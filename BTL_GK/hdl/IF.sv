==> flow/design.v <==
module IF (
	input clk,     
	input reset_n,   
	input [31:0] pc_branch, 
	input pc_write,
	input pc_control,   
	input IF_flush,
	input IF_ID_write,
	output logic [31:0] IF_ID_pc,
	output logic [31:0] IF_ID_inst
);
logic [31:0] pc_next;
logic [31:0] pc_pre;
logic [31:0] pc_ff;
logic [31:0] pc;
logic [31:0] inst;
always_comb begin : proc_pc_control
  pc_next  = pc_ff + 32'h0004;
  pc_pre   = pc_control ? pc_branch : pc_next;
  pc       = pc_write ? pc_pre : pc_ff;
end
always_ff @(posedge clk or negedge reset_n) begin : proc_pc_ff
  if(~reset_n) begin
    pc_ff <= 0;
  end 
  else if(pc_write) begin
    pc_ff <= pc_pre;
  end
  else begin
    pc_ff <= pc_ff;
  end
end
localparam [31:0] NONE    = 32'h0000,  
                  INST1   = 32'h0004,  
                  INST2   = 32'h0008,  
                  INST3   = 32'h000C,  
                  INST4   = 32'h0010,  
                  INST5   = 32'h0014,  
                  INST6   = 32'h0018,  
                  INST7   = 32'h001C,  
                  INST8   = 32'h0020,  
                  INST9   = 32'h0024,  
                  INST10  = 32'h0028,  
                  INST11  = 32'h002C,  
                  INST12  = 32'h0030,  
                  INST13  = 32'h0034,  
                  INST14  = 32'h0038,  
                  INST15  = 32'h003C,  
                  INST16  = 32'h0040,  
                  INST17  = 32'h0044,  
                  INST18  = 32'h0048,  
                  INST19  = 32'h004C,  
                  INST20  = 32'h0050,  
                  INST21  = 32'h0054,  
                  INST22  = 32'h0058;  
always_comb begin : proc_instruction_memory
  case (pc)
    NONE    : inst = 32'b00000000000000000000000000000000;
    INST1   : inst = 32'b0100000_00011_00001_000_00010_0110011;
    INST2   : inst = 32'b0000000_00101_00010_000_01100_0110011;
    INST3   : inst = 32'b0000000_00010_00110_000_01101_0110011;
    INST4   : inst = 32'b0000000_00010_00010_000_01110_0110011;
    INST5   : inst = 32'b0000011_01111_00010_010_00100_0100011;
    INST6   : inst = 32'b111111001110_01111_000_10010_0010011;
    INST7   : inst = 32'b0_000000_01010_00001_000_1100_0_1100011;
    INST8   : inst = 32'b000000010100_00101_010_00111_0000011;
    INST9   : inst = 32'b000000000010_01011_000_00111_0010011;
    INST10  : inst = 32'b000000000111_00101_010_01100_0100011;
    INST11  : inst = 32'b0100000_00111_01011_000_00010_0110011;
    INST12  : inst = 32'b0000000_00011_00101_111_01110_0110011;
    INST13  : inst = 32'b000000001110_00101_010_10000_0100011;
    INST14  : inst = 32'b0_000000_01110_00001_000_1100_0_1100011;
    INST15  : inst = 32'b0000000_01110_01100_000_01000_0110011;
    INST16  : inst = 32'b0100000_01000_01100_000_01010_0110011;
    INST17  : inst = 32'b111111001110_01010_000_01111_0010011;
    INST18  : inst = 32'b000000001000_00010_010_01110_0000011;
    INST19  : inst = 32'b0000000_01110_10011_000_00101_0110011;
    INST20  : inst = 32'b000000001010_00010_010_01110_0000011;
    INST21  : inst = 32'b0_000000_01110_00001_000_1100_0_1100011;
    INST22  : inst = 32'b0000000_01110_01100_000_01111_0110011;
    default : inst = 32'b0;
  endcase
end
always_ff @(posedge clk or negedge reset_n) begin : proc_IF_ID_Register
  if(~reset_n) begin
     IF_ID_pc   <= 0;
     IF_ID_inst <= 0;
  end 
  else if(IF_flush) begin
    IF_ID_pc   <= 0;
    IF_ID_inst <= 0;
  end
  else if (~IF_ID_write) begin
    IF_ID_pc   <= IF_ID_pc;
    IF_ID_inst <= IF_ID_inst;
  end
  else begin
    IF_ID_pc   <= pc  ;
    IF_ID_inst <= inst;
  end
end
endmodule : IF
---- Reports on IF ----
The steps from the RTL of IF to its reports follow in flow order.
Line numbers count from 1 in the design file above.
Library cell names are shortened.
Not given: --
set-up
  top ..................................... IF
  clock port .............................. clk
  cell library ............................ sky130hd
  corner .................................. tt_025C_1v80

---- Word-level counts ----
Yosys after proc, flatten, opt, wreduce and memory -nomap, before mapping. Memory bits, and registers merged into a memory's read port (data or address), are not among the register bits. Print and check cells are not counted. Equal cells are merged and count once.
operators by class
  add/subtract/negate cells ............... 1
  eq/ne operators ......................... 22
  mux-type cells .......................... 7
  reductions and logical operators ........ 2
operators by type and width
  operator                                       count
  parallel mux 32 bit (select 21 bit)            1
  equality test 32 x 6 -> 1 bit with constant B  8
  equality test 32 x 7 -> 1 bit with constant B  7
  2-to-1 mux 32 bit                              6
  equality test 32 x 5 -> 1 bit with constant B  4
  equality test 32 x 4 -> 1 bit with constant B  2
  adder 32 x 3 -> 32 bit with constant B         1
  equality test 32 x 3 -> 1 bit with constant B  1
  nonzero test 2 bit                             1
  OR reduction 2 bit                             1
storage and ports
  register bits after elaboration ......... 96
  input port bits ......................... 38
  output and inout bits ................... 64
  word-level cells ........................ 35

---- Depth ----
Yosys ltp: most cells in a row. Word level: on the elaborated netlist, between registers, memories and ports. Mapped: between sequential cells and ports; inverters and the memories' decode and read muxes count.
depth
  depth after elaboration ................. 8
  ABC_AREA ................................ 0
  mapped depth ............................ 13
  mapped depth without buffers ............ 10

---- Netlist ----
Yosys stat after the flow's synthesis: flattened, memories mapped to cells. It holds for the ABC_AREA given above (unset counts as 0); a run with the other value may have another netlist.
cells by type
  cell type  count  total area (µm²)
  dfrtp_1    89     2.23E+03
  mux2i_1    40     400.384
  nor2_1     77     289.027
  nand2_1    62     232.723
  o22ai_1    20     125.12
  nor3_1     24     120.115
  nor4_1     19     118.864
  nand3_1    23     115.11
  o21ai_0    20     100.096
  o21ai_1    19     95.091
  a21oi_1    18     90.086
  clkbuf_1   22     82.579
  a311oi_1   9      78.826
  nand4_1    11     68.816
  a211oi_1   8      60.058
  buf_4      8      60.058
  buf_2      9      45.043
  a31oi_1    7      43.792
Not listed: further types 49, cells in them 99.
synthesis totals
  mapped cells ............................ 584
  cell area after synthesis ............... 5119.9 µm²
  area of sequential cells ................ 2227.1 µm²
  mapped flip-flops ....................... 89
  buffers ................................. 44

---- Worst setup path after synthesis ----
OpenSTA on the mapped netlist: ideal clock, no wires. The path of least setup slack (recovery checks aside). Input and output delay are each 20% of the period. Register names are those of the netlist, which keeps one name where synthesis merged equal registers.
timing path post-synthesis
  path kind ............................... input-to-reg
  from .................................... in pc_control
  to ...................................... reg IF_ID_inst[21]
  period .................................. 2840 ps
  external input delay .................... 568 ps
  setup time .............................. 144 ps
  launch time at the first pin ............ 568 ps
  arrival time ............................ 2722 ps
  data required time ...................... 2696 ps
  setup slack ............................. -26 ps
  path delay .............................. 2298 ps
  stages .................................. 12
  path buffers ............................ 5
  synthesis period reached ................ 2866 ps
"path delay" is the arrival time less input delay plus setup time.
"stages" counts driving pins, that of a launching flip-flop among them; a cell with two outputs on the path counts twice.
"synthesis period reached" = period - worst setup slack (recovery checks aside). The figure is calculated, with input and output delays left at 20% of the set period.
The rows between start and end are the longest chain of elaborated cells between them; the timing report does not say that the signal goes this way. Where chains are equally long, one stands for them.
A line is the first line of the expression or statement that the cell stems from. Yosys adds cells for indexed reads and writes and turns some case tables into memories.
At most two assigning lines are given for a register; there are more.
on the way, post-synthesis
  cell sequence ........................... buf_2 > buf_2 > buf_1 > or2_0 > a31o_2 > clkbuf_1 > clkbuf_1 > nor2_1 > nand2_1 > a21oi_1 > a2111oi_0 > a22oi_2
  length of the longest elaborated chain .. 7
  elaborated cells on any way between the ends .. 28
  classes of those cells .................. eq/ne: 22; mux: 5; reduce/logical: 1
RTL lines, path post-synthesis
  element                              line  text
  start, declared                      6     input pc_control,
  2-to-1 mux 32 bit                    19    pc_pre   = pc_control ? pc_branch : pc_next;
  2-to-1 mux 32 bit                    20    pc       = pc_write ? pc_pre : pc_ff;
  equality test 32 x 7 -> 1 bit        57    case (pc)
  OR reduction 2 bit                   --
  parallel mux 32 bit (select 21 bit)  57
  2-to-1 mux 32 bit                    93    else if (~IF_ID_write) begin
  2-to-1 mux 32 bit                    89    else if(IF_flush) begin
  end, assigned                        95    IF_ID_inst <= IF_ID_inst;
  end, assigned                        99    IF_ID_inst <= inst;
  end, declared                        10    output logic [31:0] IF_ID_inst

---- Worst path after layout ----
From the final timing report of job 2: the path of least setup slack in the routed layout; clock arrival at registers is part of the times.
The path's times are printed in steps of 10 ps; the period is the one set.
timing path post-layout
  path kind ............................... reg-to-reg
  from .................................... reg pc_ff[4]
  to ...................................... reg IF_ID_inst[24]
  period .................................. 2920 ps
  setup time .............................. 80 ps
  launch time at the first pin ............ 350 ps
  arrival time ............................ 3050 ps
  data required time ...................... 3180 ps
  setup slack ............................. 130 ps
  stages .................................. 11
  path buffers ............................ 2
The rows between start and end are the longest chain of elaborated cells between them; the timing report does not say that the signal goes this way. Where chains are equally long, one stands for them.
At most two assigning lines are given for a register; there are more.
on the way, post-layout
  cell sequence ........................... dfrtp_1 > nand4_1 > buf_4 > nor3_1 > mux2i_1 > a21oi_1 > nor4_1 > and4_4 > nand4_4 > buf_12 > o31ai_2
  length of the longest elaborated chain .. 8
  elaborated cells on any way between the ends .. 29
  classes of those cells .................. add/sub: 1; eq/ne: 22; mux: 5; reduce/logical: 1
RTL lines, path post-layout
  element                              line  text
  start, declared                      14    logic [31:0] pc_ff;
  start, assigned                      27    pc_ff <= pc_pre;
  start, assigned                      30    pc_ff <= pc_ff;
  adder 32 x 3 -> 32 bit               18    pc_next  = pc_ff + 32'h0004;
  2-to-1 mux 32 bit                    19    pc_pre   = pc_control ? pc_branch : pc_next;
  2-to-1 mux 32 bit                    20    pc       = pc_write ? pc_pre : pc_ff;
  equality test 32 x 7 -> 1 bit        57    case (pc)
  OR reduction 2 bit                   --
  parallel mux 32 bit (select 21 bit)  57
  2-to-1 mux 32 bit                    93    else if (~IF_ID_write) begin
  2-to-1 mux 32 bit                    89    else if(IF_flush) begin
  end, assigned                        95    IF_ID_inst <= IF_ID_inst;
  end, assigned                        99    IF_ID_inst <= inst;
  end, declared                        10    output logic [31:0] IF_ID_inst
Nets of the timed path that keep an RTL name, with a line that drives or declares them; the list need not be complete.
named nets, post-layout
  net     line
  pc[13]  20

Add stored flow runs of IF

Below are 2 stored runs of the flow (Yosys, OpenROAD; platform sky130hd) on IF, each with its settings and what was measured, unordered. Constraints: input delay and output delay 20% of the set period each, output load 0.01 pF.
By "reached clock period" is meant the clock period of the run minus its worst setup slack. This is arithmetic on one report: input and output delays are still those of the set period (20% each).
"allowed time less slack (worst setup path)" is the time allowed to the run's worst setup path (the clock period less input and output delay, where it has them) less its slack. Clock arrival times count: a late capture clock shortens it, a late launch clock lengthens it.
By "power consumption" is meant OpenSTA's value without simulated activity: inputs other than the clock are taken to toggle once in ten clock periods, and the tool carries that through the logic.
"allowed time less slack (worst setup path)" is known to 10 ps.

======== job 1 ========
==> flow/run.sh <==
#!/bin/bash
# the make line also repeats the synthesis and layout settings of config.mk as NAME=value (left out here)
make -C /OpenROAD-flow-scripts/flow DESIGN_CONFIG=/design/flow/config.mk WORK_HOME=/design/flow/orfs CLKGATE_MAP_FILE= finish
==> flow/config.mk <==
export PLATFORM = sky130hd
export DESIGN_NAME = IF
export DESIGN_NICKNAME = IF
export VERILOG_FILES = /design/flow/design.v
export SDC_FILE = /design/flow/constraint.sdc
export NUM_CORES = 4
export LEC_CHECK = 0
export CAP_MARGIN = 20
export CELL_PAD_IN_SITES_GLOBAL_PLACEMENT = 1
export CORE_MARGIN = 2
export CORE_UTILIZATION = 63
export CTS_CLUSTER_SIZE = 59
export GPL_TIMING_DRIVEN = 0
export HOLD_SLACK_MARGIN = 0.0
export MAX_ROUTING_LAYER = met4
export MIN_ROUTING_LAYER = met1
export PLACE_DENSITY = 0.81
export SLEW_MARGIN = 20
export TNS_END_PERCENT = 15
==> flow/constraint.sdc <==
create_clock -name core_clock -period 3.79 [get_ports {clk}]
set_input_delay 0.7580 -clock core_clock [delete_from_list [all_inputs] [get_ports {clk}]]
set_output_delay 0.7580 -clock core_clock [all_outputs]
set_load 0.01 [all_outputs]

-------- job 1 --------
  not finished: placement ended with error GPL-0301

======== job 2 ========
==> flow/run.sh <==
#!/bin/bash
# the make line also repeats the synthesis and layout settings of config.mk as NAME=value (left out here)
make -C /OpenROAD-flow-scripts/flow DESIGN_CONFIG=/design/flow/config.mk WORK_HOME=/design/flow/orfs CLKGATE_MAP_FILE= finish
==> flow/config.mk <==
export PLATFORM = sky130hd
export DESIGN_NAME = IF
export DESIGN_NICKNAME = IF
export VERILOG_FILES = /design/flow/design.v
export SDC_FILE = /design/flow/constraint.sdc
export NUM_CORES = 4
export LEC_CHECK = 0
export CAP_MARGIN = 20
export CORE_MARGIN = 2
export CORE_UTILIZATION = 34
export SLEW_MARGIN = 20
==> flow/constraint.sdc <==
create_clock -name core_clock -period 2.92 [get_ports {clk}]
set_input_delay 0.5840 -clock core_clock [delete_from_list [all_inputs] [get_ports {clk}]]
set_output_delay 0.5840 -clock core_clock [all_outputs]
set_load 0.01 [all_outputs]

-------- measured, job 2 --------
  Yosys chip area after synthesis ......... 5119.9 µm²
  die footprint ........................... 16056.7 µm²
  standard-cell area after routing ........ 7983.9 µm²
  post-route utilization .................. 54.5%
  worst slack on setup checks ............. 127 ps
  summed negative setup slack ............. 0 ps
  power consumption ....................... 4150 µW
  reached clock period .................... 2793 ps
  allowed time less slack (worst setup path) .. 2790 ps
  class of the worst setup path ........... reg-to-reg
