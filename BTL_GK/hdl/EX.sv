==> flow/design.v <==
module EX (
  input               clk               ,     
  input               reset_n           ,   
  input               ID_EX_mem_to_reg  ,
  input               ID_EX_reg_write   ,
  input               ID_EX_mem_write   ,
  input               ID_EX_mem_read    ,
  input               ID_EX_alu_src     ,
  input        [ 1:0] ID_EX_alu_op      ,
  input        [31:0] ID_EX_data1       ,
  input        [31:0] ID_EX_data2       ,
  input        [31:0] ID_EX_imm_gen     ,
  input        [ 4:0] ID_EX_rs1         ,
  input        [ 4:0] ID_EX_rs2         ,
  input        [ 4:0] ID_EX_rd          ,
  input        [ 3:0] ID_EX_inst_func   ,
  input        [ 1:0] forward_a         ,
  input        [ 1:0] forward_b         ,
  input        [31:0] wb_data           ,
  output logic [31:0] EX_MEM_alu_out    ,
  output logic        EX_MEM_mem_to_reg ,
  output logic        EX_MEM_reg_write  ,
  output logic        EX_MEM_mem_write  ,
  output logic        EX_MEM_mem_read   ,
  output logic [31:0] EX_MEM_dataB      ,
  output logic [ 4:0] EX_MEM_rd         ,
  output logic [31:0] alu_out           
);
logic [31:0] dataA;
logic [31:0] dataB;
logic [ 3:0] alu_ctrl;
logic [31:0] alu_inB;
localparam [3:0]  ADD = 4'b0010,
                  SUB = 4'b0110,
                  AND = 4'b0000,
                  OR  = 4'b0001,
                  XOR = 4'b0111;
localparam [1:0]  R = 2'b10,
                  I = 2'b00,
                  B = 2'b01;
always_comb begin : proc_alu_control
  case (ID_EX_alu_op)
  I: alu_ctrl = ADD;
  B: alu_ctrl = SUB;
  R: begin
      case (ID_EX_inst_func)
      4'b0000: alu_ctrl = ADD;
      4'b1000: alu_ctrl = SUB;
      4'b0111: alu_ctrl = AND;
      4'b0110: alu_ctrl = OR ;
      4'b0100: alu_ctrl = XOR;
        default : alu_ctrl = 4'b1111;
      endcase
  end
    default : alu_ctrl = 4'b1111;
  endcase
end
always_comb begin : proc_ALU
  case (forward_a)
  2'b01: dataA = wb_data;
  2'b10: dataA = EX_MEM_alu_out;
    default : dataA = ID_EX_data1;
  endcase
  case (forward_b)
  2'b01: dataB = wb_data;
  2'b10: dataB = EX_MEM_alu_out;
    default : dataB = ID_EX_data2;
  endcase
  alu_inB = (ID_EX_alu_src) ? ID_EX_imm_gen : dataB;
  case (alu_ctrl)
  ADD: alu_out = dataA + alu_inB;
  SUB: alu_out = dataA - alu_inB;
  AND: alu_out = dataA & alu_inB;
  OR : alu_out = dataA | alu_inB;
  XOR: alu_out = dataA ^ alu_inB;
    default : alu_out = dataA;
  endcase
end
always_ff @(posedge clk or negedge reset_n) begin : proc_EX_MEM_register
  if(~reset_n) begin
    EX_MEM_alu_out    <= 0;
    EX_MEM_mem_to_reg <= 0;
    EX_MEM_reg_write  <= 0;
    EX_MEM_mem_write  <= 0;
    EX_MEM_mem_read   <= 0;
    EX_MEM_dataB      <= 0;
    EX_MEM_rd         <= 0;
  end
  else begin
    EX_MEM_alu_out    <= alu_out;
    EX_MEM_mem_to_reg <= ID_EX_mem_to_reg;
    EX_MEM_reg_write  <= ID_EX_reg_write;
    EX_MEM_mem_write  <= ID_EX_mem_write;
    EX_MEM_mem_read   <= ID_EX_mem_read;
    EX_MEM_dataB      <= dataB;
    EX_MEM_rd         <= ID_EX_rd;
  end
end
endmodule : EX
# == From RTL to reports: EX ==
# The steps from the RTL of EX to its reports follow in flow order.
# Line numbers count from 1 in the design file above.
# A cell with n/a has no value.
# design
top_module,EX
clock,clk
cell_library,sky130hd
corner,tt_025C_1v80

# == Word-level counts ==
# Yosys after proc, flatten, opt, wreduce and memory -nomap, before mapping. Enables and synchronous resets that opt folds into registers are not counted as muxes. Memory bits, and registers merged into a memory's read port (data or address), are not among the register bits. Print and check cells are not counted. Equal cells are merged and count once.
# bits
register_bits,73
inputBits,160
out_inout_bits,105
elab_cells,35
# op_classes
add_sub_neg,2
equal,14
mux,6
bitwise,3
reduce_and_logical,3
# op_table
op,count
case mux 32 bit (select 5 bit),1
case mux 32 bit (select 2 bit),2
adder 32 bit,1
subtractor 32 bit,1
AND 32 bit,1
bitwise OR 32 bit,1
bitwise XOR 32 bit,1
two-way mux 32 bit,1
equality test 4 x 3 -> 1 bit (second input constant),5
case mux 4 bit (select 5 bit),1
case mux 4 bit (select 3 bit),1
zero test 4 bit,2
equality test 2 x 1 -> 1 bit (second input constant),3
equality test 2 bit (second input constant),3
equality test 4 x 1 -> 1 bit (second input constant),1
equality test 4 x 2 -> 1 bit (second input constant),1
equality test 4 bit (second input constant),1
zero test 2 bit,1

# == Depth ==
# Depth = most cells in a row (Yosys ltp): at word level without a register or memory, in the mapped netlist without a sequential cell, where the memories' decode and read muxes count.
# depth
depth_word,5
ABC_AREA,0
mapped_depth,25
ltp_nobuf,23

# == Mapped cells and area ==
# Yosys stat after the flow's synthesis: flattened, memories mapped to cells. It holds for the ABC_AREA given above (unset counts as 0); a run with the other value may have another netlist.
# Totals and module areas in this step are rounded.
# by_type
type,count,area_total_um2
sky130_fd_sc_hd__dfrtp_1,73,1.83E+03
sky130_fd_sc_hd__ha_1,107,1.34E+03
sky130_fd_sc_hd__a21oi_1,123,615.59
sky130_fd_sc_hd__a22oi_1,59,442.925
sky130_fd_sc_hd__xnor2_1,49,429.162
sky130_fd_sc_hd__o21ai_0,66,330.317
sky130_fd_sc_hd__inv_1,87,326.563
sky130_fd_sc_hd__nand2_1,81,304.042
sky130_fd_sc_hd__nor2_1,66,247.738
sky130_fd_sc_hd__a221oi_1,26,227.718
sky130_fd_sc_hd__clkbuf_1,36,135.13
sky130_fd_sc_hd__o21a_1,18,135.13
sky130_fd_sc_hd__o21ai_1,23,115.11
sky130_fd_sc_hd__mux2_2,9,101.347
sky130_fd_sc_hd__a21o_1,11,82.579
sky130_fd_sc_hd__xor2_1,9,78.826
sky130_fd_sc_hd__buf_6,6,67.565
sky130_fd_sc_hd__nor2b_1,10,62.56
# Not listed: further types 50, cells in them 146.
# synth_totals
stdcells,1005
mapped_area_um2,7995
seqArea_um2,1827
ff_cells,73
n_buf,58

# == Path before layout ==
# Source: OpenSTA report_checks on the synthesized netlist (no wires, ideal clock, input and output delay 20% of the period each), path of least setup slack; recovery checks are left aside. Register names are those of the netlist, which keeps one name where synthesis merged equal registers.
# synth_timing
path_kind,input to output
startpoint,input port ID_EX_alu_src
endpoint,output port alu_out[30]
clock_period_ps,7360
input_delay_ps,1472
out_delay_ps,1472
t_first_pin_ps,1472
arrival_time_ps,6100
required_ps,5888
path_slack_ps,-212
path_delay_ps,4628
path_stages,21
n_path_buf,4
period_less_setup_slack_ps,7572
# "path_delay_ps" is the arrival time less input delay plus setup time.
# A path that ends at an output port has no setup time.
# "path_stages": output pins that drive a net of the path, with the launching flip-flop's if there is one; two outputs of one cell count as two.
# "period_less_setup_slack_ps" = period - worst setup slack (recovery checks aside). The figure is calculated, with input and output delays left at 20% of the set period.
# Between the ends stands the longest chain of elaborated cells between them, by number of cells; it is not shown to be the way that was timed. Of several equally long chains one is given.
# A line is the first line of the expression or statement that the cell stems from. Yosys adds cells for indexed reads and writes and turns some case tables into memories.
# synth_between
path_cell_list,sky130_fd_sc_hd__clkbuf_1 sky130_fd_sc_hd__buf_2 sky130_fd_sc_hd__buf_2 sky130_fd_sc_hd__buf_1 sky130_fd_sc_hd__mux2i_1 sky130_fd_sc_hd__ha_1 sky130_fd_sc_hd__nand2b_1 sky130_fd_sc_hd__nor3_2 sky130_fd_sc_hd__o21ai_1 sky130_fd_sc_hd__nand2b_1 sky130_fd_sc_hd__nand2_1 sky130_fd_sc_hd__xnor2_1 sky130_fd_sc_hd__ha_1 sky130_fd_sc_hd__a21oi_1 sky130_fd_sc_hd__nor2b_1 sky130_fd_sc_hd__or4b_1 sky130_fd_sc_hd__o22a_1 sky130_fd_sc_hd__a311oi_1 sky130_fd_sc_hd__a21oi_1 sky130_fd_sc_hd__xnor2_1 sky130_fd_sc_hd__o22ai_1
elab_chain_len,3
cells_between,7
lines_between,7
classes_between,add/sub (2); mux (2); logic (3)
# synth_lines
element,line_no,source
from (decl),8,"input               ID_EX_alu_src     ,"
two-way mux 32 bit,69,alu_inB = (ID_EX_alu_src) ? ID_EX_imm_gen : dataB;
subtractor 32 bit,72,SUB: alu_out = dataA - alu_inB;
case mux 32 bit (select 5 bit),70,case (alu_ctrl)
to (decl),27,output logic [31:0] alu_out

# == Timing after layout ==
# From the final timing report of flow run 1: the path of least setup slack in the routed layout; clock arrival at registers is part of the times.
# The report prints the path's times to 10 ps; the period is as set.
# layout_timing
path_kind,input to output
startpoint,input port wb_data[0]
endpoint,output port alu_out[30]
clock_period_ps,10500
input_delay_ps,2100
out_delay_ps,2100
t_first_pin_ps,2100
arrival_time_ps,6690
required_ps,8400
path_slack_ps,1710
path_stages,23
n_path_buf,3
# Between the ends stands the longest chain of elaborated cells between them, by number of cells; it is not shown to be the way that was timed. Of several equally long chains one is given.
# layout_between
path_cell_list,sky130_fd_sc_hd__clkdlybuf4s50_1 sky130_fd_sc_hd__a22oi_2 sky130_fd_sc_hd__o21ai_2 sky130_fd_sc_hd__nor2b_1 sky130_fd_sc_hd__a21oi_2 sky130_fd_sc_hd__buf_4 sky130_fd_sc_hd__ha_1 sky130_fd_sc_hd__nand2b_1 sky130_fd_sc_hd__nor3_4 sky130_fd_sc_hd__o21ai_4 sky130_fd_sc_hd__o21ai_2 sky130_fd_sc_hd__xnor2_1 sky130_fd_sc_hd__ha_2 sky130_fd_sc_hd__a21o_1 sky130_fd_sc_hd__a21oi_2 sky130_fd_sc_hd__nor2b_1 sky130_fd_sc_hd__or4b_1 sky130_fd_sc_hd__o22a_2 sky130_fd_sc_hd__a311oi_2 sky130_fd_sc_hd__a21oi_1 sky130_fd_sc_hd__xnor2_1 sky130_fd_sc_hd__o22ai_1 sky130_fd_sc_hd__buf_2
elab_chain_len,4
cells_between,6
lines_between,6
classes_between,add/sub (2); mux (4)
# layout_lines
element,line_no,source
from (decl),19,"input        [31:0] wb_data           ,"
case mux 32 bit (select 2 bit),64,case (forward_b)
two-way mux 32 bit,69,alu_inB = (ID_EX_alu_src) ? ID_EX_imm_gen : dataB;
subtractor 32 bit,72,SUB: alu_out = dataA - alu_inB;
case mux 32 bit (select 5 bit),70,case (alu_ctrl)
to (decl),27,output logic [31:0] alu_out
# Nets of the timed path that keep an RTL name, with a line that drives or declares them; the list need not be complete.
# layout_named_nets
net,line_no
dataB[0],64

# Stored flow runs of EX (2 of them; Yosys, OpenROAD, sky130hd). They differ in their settings and are not a sequence. Constraints: input delay and output delay 20% of the set period each, output load 0.01 pF.
# "timing.achieved_period_ps": clock period set for the run, less the worst setup slack. It is reckoned from that one timing run; input and output delays stay at 20% of the period that was set.
# "worstPathTime_ps" means the part of the period allowed to the worst setup path (the constraints hold back 20% at inputs and 20% at outputs) less its slack; where the path has registers, the arrival times of their clocks count too.
# "power_total_mw": no workload was simulated; the value follows from the tool's default switching activity.
# "worstPathTime_ps" is known to 10 ps.
# Measured values are rounded.
# Among the settings, -- means not set for that run.
# Among the results, -- means that no value is shown for the run.
setting or result,flow run 1,flow run 2
period_ns,10.5,10.6
CORE_UTILIZATION,49,32
SETUP_SLACK_MARGIN,1.79,3.06
PLACE_DENSITY_LB_ADDON,0.06,--
CORE_MARGIN,7,3
TNS_END_PERCENT,65,60
GPL_TIMING_DRIVEN,1,--
CTS_CLUSTER_SIZE,100,--
CTS_CLUSTER_DIAMETER,72,107
SLEW_MARGIN,10,20
MAX_ROUTING_LAYER,met4,--
CAP_MARGIN,20,25
CELL_PAD_IN_SITES_GLOBAL_PLACEMENT,--,1
CELL_PAD_IN_SITES_DETAIL_PLACEMENT,--,2
ABC_AREA,--,1
GPL_ROUTABILITY_DRIVEN,--,1
yosys_chip_area_um2,7995,--
worstPathTime_ps,4590,--
critical_path_kind,input to output,--
timing.hold.ws_ps,648,--
tns_ps,0,--
cell_area_final_um2,11690,--
timing.achieved_period_ps,8792,--
die_area_um2,20090,--
power_total_mw,1.727,--
timing.setup.ws_ps,1708,--
final_util_pct,73.6,--
# Flow run 2: incomplete, clock tree synthesis halted on DPL-0033
